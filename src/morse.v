==> flow/design.v <==
module morse(clk_24, rst, ascii_in, out, len);
    input clk_24;
    input rst;
    input [6:0] ascii_in;
    output reg [6:0] out = 6'b0;
    output reg [2:0] len = 3'b0;
    reg [9:0] letters [0:25];
    reg [9:0] numbers [0:9];
    reg [9:0] punctuation [0:19];
    reg [4:0] punc_index;
    initial begin
        numbers[0] = {6'b00_11111, 3'd5};  
        numbers[1] = {6'b00_11110, 3'd5};  
        numbers[2] = {6'b00_11100, 3'd5};  
        numbers[3] = {6'b00_11000, 3'd5};  
        numbers[4] = {6'b00_10000, 3'd5};  
        numbers[5] = {6'b00_00000, 3'd5};  
        numbers[6] = {6'b00_00001, 3'd5};  
        numbers[7] = {6'b00_00011, 3'd5};  
        numbers[8] = {6'b00_00111, 3'd5};  
        numbers[9] = {6'b00_01111, 3'd5};  
        letters[0] = {7'b00000_10, 3'd2};  
        letters[1] = {7'b000_0001, 3'd4};  
        letters[2] = {7'b000_0101, 3'd4};  
        letters[3] = {7'b0000_001, 3'd3};  
        letters[4] = {7'b000000_0, 3'd1};  
        letters[5] = {7'b000_0100, 3'd4};  
        letters[6] = {7'b0000_011, 3'd3};  
        letters[7] = {7'b000_0000, 3'd4};  
        letters[8] = {7'b00000_00, 3'd2};  
        letters[9] = {7'b000_1110, 3'd4};  
        letters[10] = {7'b0000_101, 3'd3};  
        letters[11] = {7'b000_0010, 3'd4};  
        letters[12] = {7'b00000_11, 3'd2};  
        letters[13] = {7'b00000_01, 3'd2};  
        letters[14] = {7'b0000_111, 3'd3};  
        letters[15] = {7'b000_0110, 3'd4};  
        letters[16] = {7'b000_1011, 3'd4};  
        letters[17] = {7'b0000_010, 3'd3};  
        letters[18] = {7'b0000_000, 3'd3};  
        letters[19] = {7'b000000_1, 3'd1};  
        letters[20] = {7'b0000_100, 3'd3};  
        letters[21] = {7'b000_1000, 3'd4};  
        letters[22] = {7'b0000_110, 3'd3};  
        letters[23] = {7'b000_1001, 3'd4};  
        letters[24] = {7'b000_1101, 3'd4};  
        letters[25] = {7'b000_0011, 3'd4};  
        punctuation[0] = {7'b0_110101, 3'd6};  
        punctuation[1] = {7'b0_010010, 3'd6};  
        punctuation[2] = {7'b 1001000, 3'd7};  
        punctuation[3] = {7'b00_00010, 3'd5};  
        punctuation[4] = {7'b0_011110, 3'd6};  
        punctuation[5] = {7'b00_01101, 3'd5};  
        punctuation[6] = {7'b0_101101, 3'd6};  
        punctuation[7] = {7'b00_01010, 3'd5};  
        punctuation[8] = {7'b0_110011, 3'd6};  
        punctuation[9] = {7'b0_100001, 3'd6};  
        punctuation[10] = {7'b0_101010, 3'd6};  
        punctuation[11] = {7'b00_01001, 3'd5};  
        punctuation[12] = {7'b0_000111, 3'd6};  
        punctuation[13] = {7'b0_010101, 3'd6};  
        punctuation[14] = {7'b00_10001, 3'd5};  
        punctuation[15] = {7'b0_001100, 3'd6};  
        punctuation[16] = {7'b0_010110, 3'd6};  
        punctuation[17] = {7'b0_101100, 3'd6};  
        punctuation[18] = {7'b0, 3'd1};  
        punctuation[19] = {7'b0, 3'd0};  
    end
    always @(posedge clk_24)
    begin
        if (rst)
        begin
            {out, len} = punctuation[19];
        end
        else if (ascii_in >= 48 && ascii_in < 58)  
        begin
            {out, len} = numbers[ascii_in - 48]; 
        end
        else if (ascii_in >= 65 && ascii_in < 91)  
        begin
            {out, len} = letters[ascii_in - 65]; 
        end
        else if (ascii_in >= 97 && ascii_in < 123)  
        begin
            {out, len} = letters[ascii_in - 97]; 
        end
        else  
        begin
            case (ascii_in)
                7'd33      : punc_index = 5'd0;
                7'd34      : punc_index = 5'd1;
                7'd36      : punc_index = 5'd2;
                7'd38      : punc_index = 5'd3;
                7'd39      : punc_index = 5'd4;
                7'd40      : punc_index = 5'd5;
                7'd41      : punc_index = 5'd6;
                7'd43      : punc_index = 5'd7;
                7'd44      : punc_index = 5'd8;
                7'd45      : punc_index = 5'd9;
                7'd46      : punc_index = 5'd10;
                7'd47      : punc_index = 5'd11;
                7'd58      : punc_index = 5'd12;
                7'd59      : punc_index = 5'd13;
                7'd61      : punc_index = 5'd14;
                7'd63      : punc_index = 5'd15;
                7'd64      : punc_index = 5'd16;
                7'd95      : punc_index = 5'd17;
                7'd32      : punc_index = 5'd18;
                default    : punc_index = 5'd19;
            endcase
            {out, len} = punctuation[punc_index];
        end
    end
endmodule
# --- Step by step through the tools: morse ---
# What the tools print for morse, step after step.
# Line numbers count from 1 in the design file above.
# Operators: Yosys type, input widths -> output width; for muxes data width and select width s.
design:
  top_module: "morse"
  clock: "clk_24"
  lib: "sky130hd"
  corner: "tt_025C_1v80"

# --- Word-level counts ---
# Yosys after proc, flatten, opt, wreduce and memory -nomap, before mapping. Enables and synchronous resets that opt folds into registers are not counted as muxes. Memory bits, and registers merged into a memory's read port (data or address), are not among the register bits. Print and check cells are not counted.
# Memory sizes are those after Yosys's memory passes, which may raise the word count (mostly to a power of two), join words into wider ones and drop unused or constant bits.
bits:
  reg_bits: 10
  romBits: 432
  mem_count: 3
  in_bits: 9
  output_inout_bits: 10
  word_cells: 48
classes:
  n_addsub: 3
  compare: 6
  n_eq: 19
  mux: 12
  reduce_and_logical: 3
memory_table:
  columns: ["memory", "words", "width", "rd", "write_ports", "line_no", "text"]
  rows:
  - ["punctuation", 20, 10, 2, 0, 9, "reg [9:0] punctuation [0:19];"]
  - ["letters", 26, 7, 2, 0, 7, "reg [9:0] letters [0:25];"]
  - ["numbers", 10, 5, 1, 0, 8, "reg [9:0] numbers [0:9];"]
ops:
  columns: ["op", "count"]
  rows:
  - ["$eq 7x6->1 const B", 17]
  - ["$pmux 5 s19", 1]
  - ["$mux 7", 3]
  - ["$mux 5", 4]
  - ["$ge 7x7->1 const B", 2]
  - ["$lt 7x7->1 const B", 2]
  - ["$eq 7x7->1 const B", 2]
  - ["$sub 5x1->5 const B", 2]
  - ["$mux 10", 1]
  - ["$mux 3", 3]
  - ["$ge 7x6->1 const B", 1]
  - ["$lt 7x6->1 const B", 1]
  - ["$sub 4x1->4 const B", 1]
  - ["$logic_and 1x1->1", 3]

# --- Logic depth ---
# Depth = most cells in a row (Yosys ltp): at word level without a register or memory, in the mapped netlist without a sequential cell, where the memories' decode and read muxes count.
depth:
  ltp_word: 6
  abc_area: 0
  mapped_depth: 15
  mapped_depth_nobuf: 13

# --- Netlist ---
# The flow's flattened synthesis, as Yosys stat reports it; memories are mapped. The netlist is that of the ABC_AREA named above (0 if unset); the other value can give another one.
synth_totals:
  cell_count: 228
  mapped_area_um2: 1690.4
  seq_area_um2: 200.2
  flip_flops: 10
  buf_cells: 16
types:
  columns: ["type", "count", "area_total_um2"]
  rows:
  - ["sky130_fd_sc_hd__dfxtp_1", 10, 200.192]
  - ["sky130_fd_sc_hd__ha_1", 15, 187.68]
  - ["sky130_fd_sc_hd__nor2_1", 26, 97.594]
  - ["sky130_fd_sc_hd__a21oi_1", 19, 95.091]
  - ["sky130_fd_sc_hd__o21ai_0", 15, 75.072]
  - ["sky130_fd_sc_hd__mux2i_1", 6, 60.058]
  - ["sky130_fd_sc_hd__nand2_1", 12, 45.043]
  - ["sky130_fd_sc_hd__nor3_1", 8, 40.038]
  - ["sky130_fd_sc_hd__nand2b_1", 6, 37.536]
  - ["sky130_fd_sc_hd__a311oi_1", 4, 35.034]
  - ["sky130_fd_sc_hd__or2_2", 5, 31.28]
  - ["sky130_fd_sc_hd__clkbuf_1", 8, 30.029]
  - ["sky130_fd_sc_hd__a2111oi_4", 1, 27.526]
  - ["sky130_fd_sc_hd__a211o_1", 3, 26.275]
  - ["sky130_fd_sc_hd__xnor2_1", 3, 26.275]
  - ["sky130_fd_sc_hd__and2_1", 4, 25.024]
  - ["sky130_fd_sc_hd__nor4_2", 2, 25.024]
  - ["sky130_fd_sc_hd__o21ai_1", 5, 25.024]
# Other cell types: 49; their cells: 76.

# --- Path before layout ---
# Source: OpenSTA report_checks on the synthesized netlist (no wires, ideal clock, input and output delay 20% of the period each), path of least setup slack; recovery checks are left aside. Register names are those of the netlist, which keeps one name where synthesis merged equal registers.
synth_path:
  kind: "input port to flip-flop"
  start: "input ascii_in[0]"
  end: "register out[2]"
  period_ns: 4.66
  input_delay_ns: 0.932
  setup_ns: 0.087
  t_first_pin_ns: 0.932
  t_arrival_ns: 3.910
  required_time_ns: 4.573
  path_slack_ns: 0.664
  delay_ns: 3.065
  path_stages: 15
  n_path_buf: 2
  synth_period_reached_ns: 3.996
# "delay_ns" is the arrival time less input delay plus setup time.
# "path_stages" counts driving pins, that of a launching flip-flop among them; a cell with two outputs on the path counts twice.
# "synth_period_reached_ns" = period - worst setup slack (recovery checks aside). The figure is calculated, with input and output delays left at 20% of the set period.
# The rows between start and end are the longest chain of elaborated cells between them; the timing report does not say that the signal goes this way. Where chains are equally long, one stands for them.
# A line is the first line of the expression or statement that the cell stems from. Yosys adds cells for indexed reads and writes and turns some case tables into memories.
# A memory read counts as a cell of the chain, while the word-level depth stops at memories.
synth_between:
  path_cell_list: "sky130_fd_sc_hd__buf_2 sky130_fd_sc_hd__clkbuf_1 sky130_fd_sc_hd__inv_1 sky130_fd_sc_hd__ha_1 sky130_fd_sc_hd__or4b_1 sky130_fd_sc_hd__a21o_1 sky130_fd_sc_hd__o211ai_2 sky130_fd_sc_hd__nor4_2 sky130_fd_sc_hd__nor2_1 sky130_fd_sc_hd__inv_1 sky130_fd_sc_hd__ha_1 sky130_fd_sc_hd__or2_1 sky130_fd_sc_hd__a21oi_1 sky130_fd_sc_hd__o311ai_2 sky130_fd_sc_hd__a221oi_2"
  elab_chain_cells: 11
  cells_between: 43
  lines_between: 11
  classes_between: "3 x add/sub; 6 x compare; 19 x eq/ne; 9 x mux; 3 x reduce/logical; 3 x memory"
synth_rtl:
  columns: ["item", "line_no", "text"]
  rows:
  - ["from (decl)", 4, "input [6:0] ascii_in;"]
  - ["$ge 7x7->1", 83, "else if (ascii_in >= 97 && ascii_in < 123)"]
  - ["$logic_and 1x1->1", 83, null]
  - ["$mux 5", 83, null]
  - ["$mux 5", 79, "else if (ascii_in >= 65 && ascii_in < 91)"]
  - ["$mux 5", 75, "else if (ascii_in >= 48 && ascii_in < 58)"]
  - ["$mux 5", 71, "if (rst)"]
  - ["$mem_v2 20x10", 9, "reg [9:0] punctuation [0:19];"]
  - ["$mux 10", 83, null]
  - ["$mux 7", 79, null]
  - ["$mux 7", 75, null]
  - ["$mux 7", 71, null]
  - ["to (decl)", 5, "output reg [6:0] out = 6'b0;"]

# --- Timing after layout ---
# From the final timing report of record 1: the path of least setup slack in the routed layout; clock arrival at registers is part of the times.
layout_path:
  kind: "input port to flip-flop"
  start: "input ascii_in[1]"
  end: "register out[2]"
  period_ns: 4.97
  input_delay_ns: 0.99
  setup_ns: 0.09
  t_first_pin_ns: 0.99
  t_arrival_ns: 4.43
  required_time_ns: 5.12
  path_slack_ns: 0.69
  path_stages: 15
  n_path_buf: 2
# The rows between start and end are the longest chain of elaborated cells between them; the timing report does not say that the signal goes this way. Where chains are equally long, one stands for them.
# A memory read counts as a cell of the chain, while the word-level depth stops at memories.
layout_between:
  path_cell_list: "sky130_fd_sc_hd__clkdlybuf4s50_1 sky130_fd_sc_hd__inv_1 sky130_fd_sc_hd__ha_1 sky130_fd_sc_hd__or4b_1 sky130_fd_sc_hd__a21o_1 sky130_fd_sc_hd__o211ai_2 sky130_fd_sc_hd__nor4_2 sky130_fd_sc_hd__nor2_1 sky130_fd_sc_hd__buf_4 sky130_fd_sc_hd__inv_1 sky130_fd_sc_hd__ha_1 sky130_fd_sc_hd__or2_1 sky130_fd_sc_hd__a21oi_1 sky130_fd_sc_hd__o311ai_2 sky130_fd_sc_hd__a221oi_2"
  elab_chain_cells: 11
  cells_between: 43
  lines_between: 11
  classes_between: "3 x add/sub; 6 x compare; 19 x eq/ne; 9 x mux; 3 x reduce/logical; 3 x memory"
layout_rtl:
  columns: ["item", "line_no", "text"]
  rows:
  - ["from (decl)", 4, "input [6:0] ascii_in;"]
  - ["$ge 7x7->1", 83, "else if (ascii_in >= 97 && ascii_in < 123)"]
  - ["$logic_and 1x1->1", 83, null]
  - ["$mux 5", 83, null]
  - ["$mux 5", 79, "else if (ascii_in >= 65 && ascii_in < 91)"]
  - ["$mux 5", 75, "else if (ascii_in >= 48 && ascii_in < 58)"]
  - ["$mux 5", 71, "if (rst)"]
  - ["$mem_v2 20x10", 9, "reg [9:0] punctuation [0:19];"]
  - ["$mux 10", 83, null]
  - ["$mux 7", 79, null]
  - ["$mux 7", 75, null]
  - ["$mux 7", 71, null]
  - ["to (decl)", 5, "output reg [6:0] out = 6'b0;"]

Ticket comment

Stored flow runs of morse (2 of them; Yosys, OpenROAD, sky130hd). They differ in their settings and are not a sequence. Constraints: input delay and output delay 20% of the set period each, output load 0.01 pF.
"achieved_clock_period_ns" means the clock period less the worst setup slack. The figure is calculated, with input and output delays left at 20% of the set period.

--- record 1 ---
==> flow/run.sh <==
#!/bin/bash
# the make line also repeats the synthesis and layout settings of config.mk as NAME=value (left out here)
make -C /OpenROAD-flow-scripts/flow DESIGN_CONFIG=/design/flow/config.mk WORK_HOME=/design/flow/orfs CLKGATE_MAP_FILE= finish
==> flow/config.mk <==
export PLATFORM = sky130hd
export DESIGN_NAME = morse
export DESIGN_NICKNAME = morse
export VERILOG_FILES = /design/flow/design.v
export SDC_FILE = /design/flow/constraint.sdc
export NUM_CORES = 4
export LEC_CHECK = 0
export CAP_MARGIN = 20
export CELL_PAD_IN_SITES_GLOBAL_PLACEMENT = 1
export CORE_MARGIN = 2
export CORE_UTILIZATION = 29
export CTS_CLUSTER_SIZE = 60
export GPL_ROUTABILITY_DRIVEN = 1
export GPL_TIMING_DRIVEN = 1
export PLACE_DENSITY_LB_ADDON = 0.11
export SETUP_SLACK_MARGIN = 0.31
export SLEW_MARGIN = 30
export TNS_END_PERCENT = 90
==> flow/constraint.sdc <==
create_clock -name core_clock -period 4.97 [get_ports {clk_24}]
set_input_delay 0.9940 -clock core_clock [delete_from_list [all_inputs] [get_ports {clk_24}]]
set_output_delay 0.9940 -clock core_clock [all_outputs]
set_load 0.01 [all_outputs]

==> results, as YAML <==
results:
  synthArea_um2: 1690.4
  design.die.area_um2: 6455.3
  finalCellArea_um2: 2015.7
  final_setup_ws_ns: 0.686
  achieved_clock_period_ns: 4.284

--- record 2 ---
==> flow/run.sh <==
#!/bin/bash
# the make line also repeats the synthesis and layout settings of config.mk as NAME=value (left out here)
make -C /OpenROAD-flow-scripts/flow DESIGN_CONFIG=/design/flow/config.mk WORK_HOME=/design/flow/orfs CLKGATE_MAP_FILE= finish
==> flow/config.mk <==
export PLATFORM = sky130hd
export DESIGN_NAME = morse
export DESIGN_NICKNAME = morse
export VERILOG_FILES = /design/flow/design.v
export SDC_FILE = /design/flow/constraint.sdc
export NUM_CORES = 4
export LEC_CHECK = 0
export CAP_MARGIN = 35
export CELL_PAD_IN_SITES_DETAIL_PLACEMENT = 1
export CORE_MARGIN = 2
export CORE_UTILIZATION = 26
export CTS_CLUSTER_SIZE = 85
export PLACE_DENSITY_LB_ADDON = 0.01
export SETUP_SLACK_MARGIN = -0.04
export SLEW_MARGIN = 5
==> flow/constraint.sdc <==
create_clock -name core_clock -period 3.92 [get_ports {clk_24}]
set_input_delay 0.7840 -clock core_clock [delete_from_list [all_inputs] [get_ports {clk_24}]]
set_output_delay 0.7840 -clock core_clock [all_outputs]
set_load 0.01 [all_outputs]

==> results, as YAML <==
results:
  synthArea_um2: 1690.4
  design.die.area_um2: 7162.2
  finalCellArea_um2: 2223.4
  final_setup_ws_ns: 0.323
  achieved_clock_period_ns: 3.597
