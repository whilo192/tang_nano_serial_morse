==> flow/design.v <==
`default_nettype    none
module rxuart(i_clk, i_reset, i_setup, i_uart_rx, o_wr, o_data, o_busy, o_break,
            o_parity_err, o_frame_err, o_ck_uart);
    parameter [30:0] INITIAL_SETUP = 31'd868;
    input    wire        i_clk, i_reset;
    input    wire    [30:0]    i_setup;
    input    wire        i_uart_rx;
    output  wire    o_busy;
    output    reg        o_wr;
    output    reg    [7:0]    o_data;
    output    reg        o_break;
    output    reg        o_parity_err, o_frame_err;
    output    wire        o_ck_uart;
    wire    [27:0]    clocks_per_baud, break_condition, half_baud;
    wire    [1:0]    data_bits;
    wire        use_parity, parity_even, dblstop, fixd_parity;
    reg    [29:0]    r_setup;
    reg    [3:0]    state;
    assign    clocks_per_baud = { 4'h0, r_setup[23:0] };
    assign    data_bits   = r_setup[29:28];
    assign    dblstop     = r_setup[27];
    assign    use_parity  = r_setup[26];
    assign    fixd_parity = r_setup[25];
    assign    parity_even = r_setup[24];
    assign    break_condition = { r_setup[23:0], 4'h0 };
    assign    half_baud = { 5'h00, r_setup[23:1] }-28'h1;
    reg    [27:0]    baud_counter;
    reg        zero_baud_counter;
    assign o_busy = state != 4'hf;
    reg    q_uart, qq_uart, ck_uart;
    initial    q_uart  = 1'b0;
    initial    qq_uart = 1'b0;
    initial    ck_uart = 1'b0;
    always @(posedge i_clk)
    begin
        q_uart <= i_uart_rx;
        qq_uart <= q_uart;
        ck_uart <= qq_uart;
    end
    assign    o_ck_uart = ck_uart;
    reg    [27:0]    chg_counter;
    initial    chg_counter = 28'h00;
    always @(posedge i_clk)
        if (i_reset)
            chg_counter <= 28'h00;
        else if (qq_uart != ck_uart)
            chg_counter <= 28'h00;
        else if (chg_counter < break_condition)
            chg_counter <= chg_counter + 1;
	initial	o_break    = 1'b0;
	always @(posedge i_clk)
		o_break <= ((chg_counter >= break_condition)&&(~ck_uart))? 1'b1:1'b0;
	reg	line_synch;
	initial	line_synch = 1'b0;
	always @(posedge i_clk)
		line_synch <= ((chg_counter >= break_condition)&&(ck_uart));
	reg	half_baud_time;
	initial	half_baud_time = 0;
	always @(posedge i_clk)
		half_baud_time <= (~ck_uart)&&(chg_counter >= half_baud);
	initial	r_setup     = INITIAL_SETUP[29:0];
	always @(posedge i_clk)
		if (state >= 4'he)
			r_setup <= i_setup[29:0];
	initial	state = 4'he;
	always @(posedge i_clk)
	begin
		if (i_reset)
			state <= 4'he;
		else if (state == 4'he)
		begin
			if (line_synch)
				state <= 4'hf;
			else  
				state <= 4'he;
		end else if (o_break)
		begin  
			state <= 4'hd;
		end else if (state == 4'hd)
		begin  
			if (ck_uart)
				state <= 4'hf;
			else
				state <= 4'hd;
		end else if (state == 4'hf)
		begin  
			if ((~ck_uart)&&(half_baud_time))
			begin
				case (data_bits)
				2'b00: state <= 4'h0;
				2'b01: state <= 4'h1;
				2'b10: state <= 4'h2;
				2'b11: state <= 4'h3;
				endcase
			end else  
				state <= 4'hf;
		end else if (zero_baud_counter)
		begin
			if (state < 4'h7)
				state <= state + 1;
			else if (state == 4'h7)
				state <= (use_parity) ? 4'h8:4'h9;
			else if (state == 4'h8)
				state <= 4'h9;
			else if (state == 4'h9)
			begin  
				if (~ck_uart)  
					state <= 4'he;
				else if (dblstop)
					state <= 4'ha;
				else
					state <= 4'hf;
			end else  
			begin
				if (~ck_uart)  
					state <= 4'he;
				else
					state <= 4'hf;
			end
		end
	end
	reg	[7:0]	data_reg;
	always @(posedge i_clk)
		if ((zero_baud_counter)&&(state != 4'h8))
			data_reg <= { ck_uart, data_reg[7:1] };
	reg		calc_parity;
	always @(posedge i_clk)
		if (state == 4'hf)
			calc_parity <= 0;
		else if (zero_baud_counter)
			calc_parity <= calc_parity ^ ck_uart;
	initial	o_parity_err = 1'b0;
	always @(posedge i_clk)
		if ((zero_baud_counter)&&(state == 4'h8))
		begin
			if (fixd_parity)
				o_parity_err <= (ck_uart ^ parity_even);
			else if (parity_even)
				o_parity_err <= (calc_parity != ck_uart);
			else
				o_parity_err <= (calc_parity == ck_uart);
		end else if (state >= 4'hd)
			o_parity_err <= 1'b0;
	initial	o_frame_err  = 1'b0;
	always @(posedge i_clk)
		if ((zero_baud_counter)&&((state == 4'h9)
						||(state == 4'ha)))
			o_frame_err <= (o_frame_err)||(~ck_uart);
		else if ((zero_baud_counter)||(state >= 4'hd))
			o_frame_err <= 1'b0;
	initial	o_data = 8'h00;
	reg	pre_wr;
	initial	pre_wr = 1'b0;
	always @(posedge i_clk)
		if (i_reset)
		begin
			pre_wr <= 1'b0;
			o_data <= 8'h00;
		end else if ((zero_baud_counter)&&(state == 4'h9))
		begin
			pre_wr <= 1'b1;
			case (data_bits)
			2'b00: o_data <= data_reg;
			2'b01: o_data <= { 1'b0, data_reg[7:1] };
			2'b10: o_data <= { 2'b0, data_reg[7:2] };
			2'b11: o_data <= { 3'b0, data_reg[7:3] };
			endcase
		end else if ((zero_baud_counter)||(state == 4'hf))
			pre_wr <= 1'b0;
	initial	o_wr   = 1'b0;
	always @(posedge i_clk)
		if ((zero_baud_counter)||(state == 4'hf))
			o_wr <= (pre_wr)&&(!i_reset);
		else
			o_wr <= 1'b0;
	always @(posedge i_clk)
		if (i_reset)
			baud_counter <= clocks_per_baud-28'h01;
		else if (zero_baud_counter)
			baud_counter <= clocks_per_baud-28'h01;
		else case(state)
			4'he:baud_counter <= clocks_per_baud-28'h01;
			4'hd:	baud_counter <= clocks_per_baud-28'h01;
			4'hf:	baud_counter <= clocks_per_baud-28'h01;
			default:	baud_counter <= baud_counter-28'h01;
		endcase
	initial	zero_baud_counter = 1'b0;
	always @(posedge i_clk)
		if (state == 4'hf)
			zero_baud_counter <= 1'b0;
		else
		zero_baud_counter <= (baud_counter == 28'h01);
endmodule
* Step by step through the tools: rxuart
Tool output for the design above, in the order of the flow. Line numbers count from 1 in the design file above. Operators: Yosys type, input widths -> output width; for muxes data width and select width s. The mark n/a stands for no value.
Design: design top rxuart, clock port i_clk, library sky130hd, corner tt_025C_1v80

* After elaboration
Yosys after proc, flatten, opt, wreduce and memory -nomap, before mapping. Memory bits, and registers merged into a memory's read port (data or address), are not among the register bits. Print and check cells are not counted. Equal cells are merged and count once.
Bit counts: bits in registers 118, latch bits 0, input port bits 34, memories kept 0, output and inout port bits 14, clocked read ports x word width 0, cells after elaboration 99, bits in read-only memories 0, RAM bits 0
Operators by class: bitwise gates (word level) 3, multipliers 0, shift operators 0, order comparisons 6, mux-type cells 30, $add $sub $neg 5, reduce/logical cells 21, divide/modulo/power cells 0, equal/unequal tests 16
Operators by type and width (number):
- $mux 28 | 3
- $ge 28x28->1 | 2
- $pmux 8 s4 | 1
- $add 28x1->28 const B | 1
- $sub 28x1->28 const B | 1
- $eq 28x1->1 const B | 1
- $lt 28x28->1 | 1
- $mux 4 | 7
- $sub 24x1->25 const B | 1
- $sub 23x1->24 const B | 1
- $eq 4x4->1 const B | 6
- $pmux 4 s4 | 1
- $mux 3 | 5
- $mux 1 | 12
- $logic_and 1x1->1 | 9
- $ge 4x4->1 const B | 2
- $ne 4x4->1 const B | 2
- $reduce_bool 2->1 | 3
- $reduce_bool 5->1 | 1
- $logic_or 1x1->1 | 4
- $eq 2x2->1 const B | 2
- $add 4x1->4 const B | 1
- $lt 4x3->1 const B | 1
- $eq 4x3->1 const B | 1
- $reduce_or 3->1 | 1
- $ne 1x1->1 | 2
- $xor 1x1->1 | 2
- $eq 2x1->1 const B | 1
Not listed: further kinds 6, cells in them 6.

* Logic depth
Longest topological path by Yosys (ltp), each cell counted once; first at word level (registers and memories cut), then after technology mapping (sequential cells cut; the memories' decode and read muxes count).
Logic depth: word-level depth 11, ABC_AREA 1, mapped depth 19, depth with buffers taken out 19

* Netlist
Source: synth_stat.txt of the flow (Yosys; design flattened, memories mapped). It holds for the ABC_AREA given above (unset counts as 0); a run with the other value may have another netlist. The area totals of this step are shown rounded.
Cells by type:
- sky130_fd_sc_hd__dfxtp_1 | number 78, area in all 1.56E+03 um^2
- sky130_fd_sc_hd__nand2_1 | number 352, area in all 1.32E+03 um^2
- sky130_fd_sc_hd__edfxtp_1 | number 40, area in all 1.2E+03 um^2
- sky130_fd_sc_hd__ha_1 | number 64, area in all 800.768 um^2
- sky130_fd_sc_hd__nor2_1 | number 144, area in all 540.518 um^2
- sky130_fd_sc_hd__inv_1 | number 132, area in all 495.475 um^2
- sky130_fd_sc_hd__nand3_1 | number 81, area in all 405.389 um^2
- sky130_fd_sc_hd__xor2_1 | number 45, area in all 394.128 um^2
- sky130_fd_sc_hd__a21oi_1 | number 65, area in all 325.312 um^2
- sky130_fd_sc_hd__xnor2_1 | number 18, area in all 157.651 um^2
- sky130_fd_sc_hd__o21ai_0 | number 30, area in all 150.144 um^2
- sky130_fd_sc_hd__nand4_1 | number 17, area in all 106.352 um^2
- sky130_fd_sc_hd__buf_6 | number 8, area in all 90.086 um^2
- sky130_fd_sc_hd__o211ai_1 | number 11, area in all 82.579 um^2
- sky130_fd_sc_hd__nor2_2 | number 12, area in all 75.072 um^2
- sky130_fd_sc_hd__nor3_1 | number 15, area in all 75.072 um^2
- sky130_fd_sc_hd__nor2_4 | number 5, area in all 56.304 um^2
- sky130_fd_sc_hd__nor2_8 | number 2, area in all 40.038 um^2
Other cell types: 30; their cells: 61.
Synthesis totals: flip-flops 118, cell count 1180, chip area (Yosys) 0.00831 mm^2, buffer cells 16, sequential area 0.00276 mm^2

* Worst setup path after synthesis
OpenSTA on the mapped netlist: ideal clock, no wires. The path of least setup slack (recovery checks aside). Input and output delay are each 20% of the period. Register names are those of the netlist, which keeps one name where synthesis merged equal registers.
Path post-synthesis: kind register to register, start point register state[0], end point register r_setup[0], required time 5.803 ns, delay of the path 2.681 ns, stages 5, period 6.23 ns, path slack 3.548 ns, setup time 0.427 ns, arrival 2.254 ns, time at the first pin 0.000 ns, path buffers 0, synthesis period reached 2.682 ns
"delay of the path" is the arrival time less input delay plus setup time. "stages": output pins that drive a net of the path, with the launching flip-flop's if there is one; two outputs of one cell count as two. "synthesis period reached" = period - worst setup slack (recovery checks aside). The figure is calculated, with input and output delays left at 20% of the set period. Between the ends stands the longest chain of elaborated cells between them, by number of cells; it is not shown to be the way that was timed. Of several equally long chains one is given. A line is the first line of the expression or statement that the cell stems from. Yosys adds cells for indexed reads and writes and turns some case tables into memories. At most two assigning lines are given for a register; there are more.
On the way, post-synthesis: cells stage by stage sky130_fd_sc_hd__dfxtp_1 sky130_fd_sc_hd__inv_1 sky130_fd_sc_hd__ha_1 sky130_fd_sc_hd__inv_1 sky130_fd_sc_hd__a21oi_1, cells in the longest elaborated chain 1, elaborated cells between the ends (all ways) 1, source lines of those cells 1, classes of those cells compare: 1
Ends and longest elaborated chain, post-synthesis:
- from (decl) | line 18 | reg    [3:0]    state;
- from (assign) | line 100 | state <= state + 1;
- from (assign) | line 102 | state <= (use_parity) ? 4'h8:4'h9;
- $ge 4x4->1 | line 63 | if (state >= 4'he)
- to (assign) | line 64 | r_setup <= i_setup[29:0];
- to (decl) | line 17 | reg    [29:0]    r_setup;

* Path in the finished layout
From the final timing report of flow run A: the path of least setup slack in the routed layout; clock arrival at registers is part of the times.
Path post-layout: kind register to register, start point register r_setup[8], end point register half_baud_time, period 2.18 ns, path buffers 1, required time 2.55 ns, time at the first pin 0.42 ns, arrival 2.91 ns, path slack -0.37 ns, setup time 0.05 ns, stages 16
Between the ends stands the longest chain of elaborated cells between them, by number of cells; it is not shown to be the way that was timed. Of several equally long chains one is given.
On the way, post-layout: cells stage by stage sky130_fd_sc_hd__edfxtp_1 sky130_fd_sc_hd__nor2_4 sky130_fd_sc_hd__nand2_2 sky130_fd_sc_hd__buf_4 sky130_fd_sc_hd__nor3_4 sky130_fd_sc_hd__xor2_1 sky130_fd_sc_hd__inv_1 sky130_fd_sc_hd__ha_4 sky130_fd_sc_hd__nand2_2 sky130_fd_sc_hd__nor2_2 sky130_fd_sc_hd__nand2_1 sky130_fd_sc_hd__nor3_2 sky130_fd_sc_hd__nand4_1 sky130_fd_sc_hd__nand3_2 sky130_fd_sc_hd__nand2_1 sky130_fd_sc_hd__inv_1, cells in the longest elaborated chain 3, elaborated cells between the ends (all ways) 3, source lines of those cells 2, classes of those cells add/sub: 1; compare: 1; reduce/logical: 1
Ends and longest elaborated chain, post-layout:
- from (decl) | line 17 | reg    [29:0]    r_setup;
- from (assign) | line 64 | r_setup <= i_setup[29:0];
- $sub 23x1->24 | line 26 | assign    half_baud = { 5'h00, r_setup[23:1] }-28'h1;
- $ge 28x28->1 | line 60 | half_baud_time <= (~ck_uart)&&(chg_counter >= half_baud);
- $logic_and 1x1->1 | line 60
- to (assign) | line 60
- to (decl) | line 57 | reg half_baud_time;

Stored flow runs of rxuart (2 of them; Yosys, OpenROAD, sky130hd). They differ in their settings and are not a sequence. Constraints: input delay and output delay 20% of the set period each, output load 0.01 pF.
By "clock period reached" is meant the clock period of the run minus its worst setup slack. This is arithmetic on one report: input and output delays are still those of the set period (20% each).
By "time on the worst setup path" is meant the share of the clock period that the worst setup path is allowed (20% is reserved at inputs, 20% at outputs), minus its slack. Clock arrival times at its registers enter into it.
"overall power" is the tool's figure for a default switching activity; nothing was simulated.
The results are shown rounded.

* Flow run A | settings: period_ns 2.18; CORE_UTILIZATION 45; HOLD_SLACK_MARGIN 0.05; TNS_END_PERCENT 85; ABC_AREA 1; GPL_ROUTABILITY_DRIVEN 1; CTS_CLUSTER_SIZE 12; SLEW_MARGIN 5; MAX_ROUTING_LAYER met5; CAP_MARGIN 20; CORE_MARGIN 2 | results: synthesis area 0.00831 mm^2; area inside the die boundary 0.0196 mm^2; standard-cell area of the final layout 0.0112 mm^2; post-layout utilization 62.2 %; worst slack on setup checks -0.366 ns; sum of negative setup slack -0.366 ns; final worst hold slack 0.348 ns; overall power 11.4 mW; clock period reached 2.546 ns; time on the worst setup path 2.55 ns; type of the worst setup path register to register
* Flow run B | settings: period_ns 3.16; CORE_UTILIZATION 60; SETUP_SLACK_MARGIN 0.5; PLACE_DENSITY 0.75; TNS_END_PERCENT 55; ABC_AREA 1; CAP_MARGIN 0; CORE_MARGIN 2; SLEW_MARGIN 20 | results: synthesis area 0.00831 mm^2; area inside the die boundary 0.0148 mm^2; standard-cell area of the final layout 0.00978 mm^2; post-layout utilization 71.3 %; worst slack on setup checks 0.491 ns; sum of negative setup slack 0.000 ns; final worst hold slack 0.330 ns; overall power 7.17 mW; clock period reached 2.669 ns; time on the worst setup path 2.67 ns; type of the worst setup path register to register
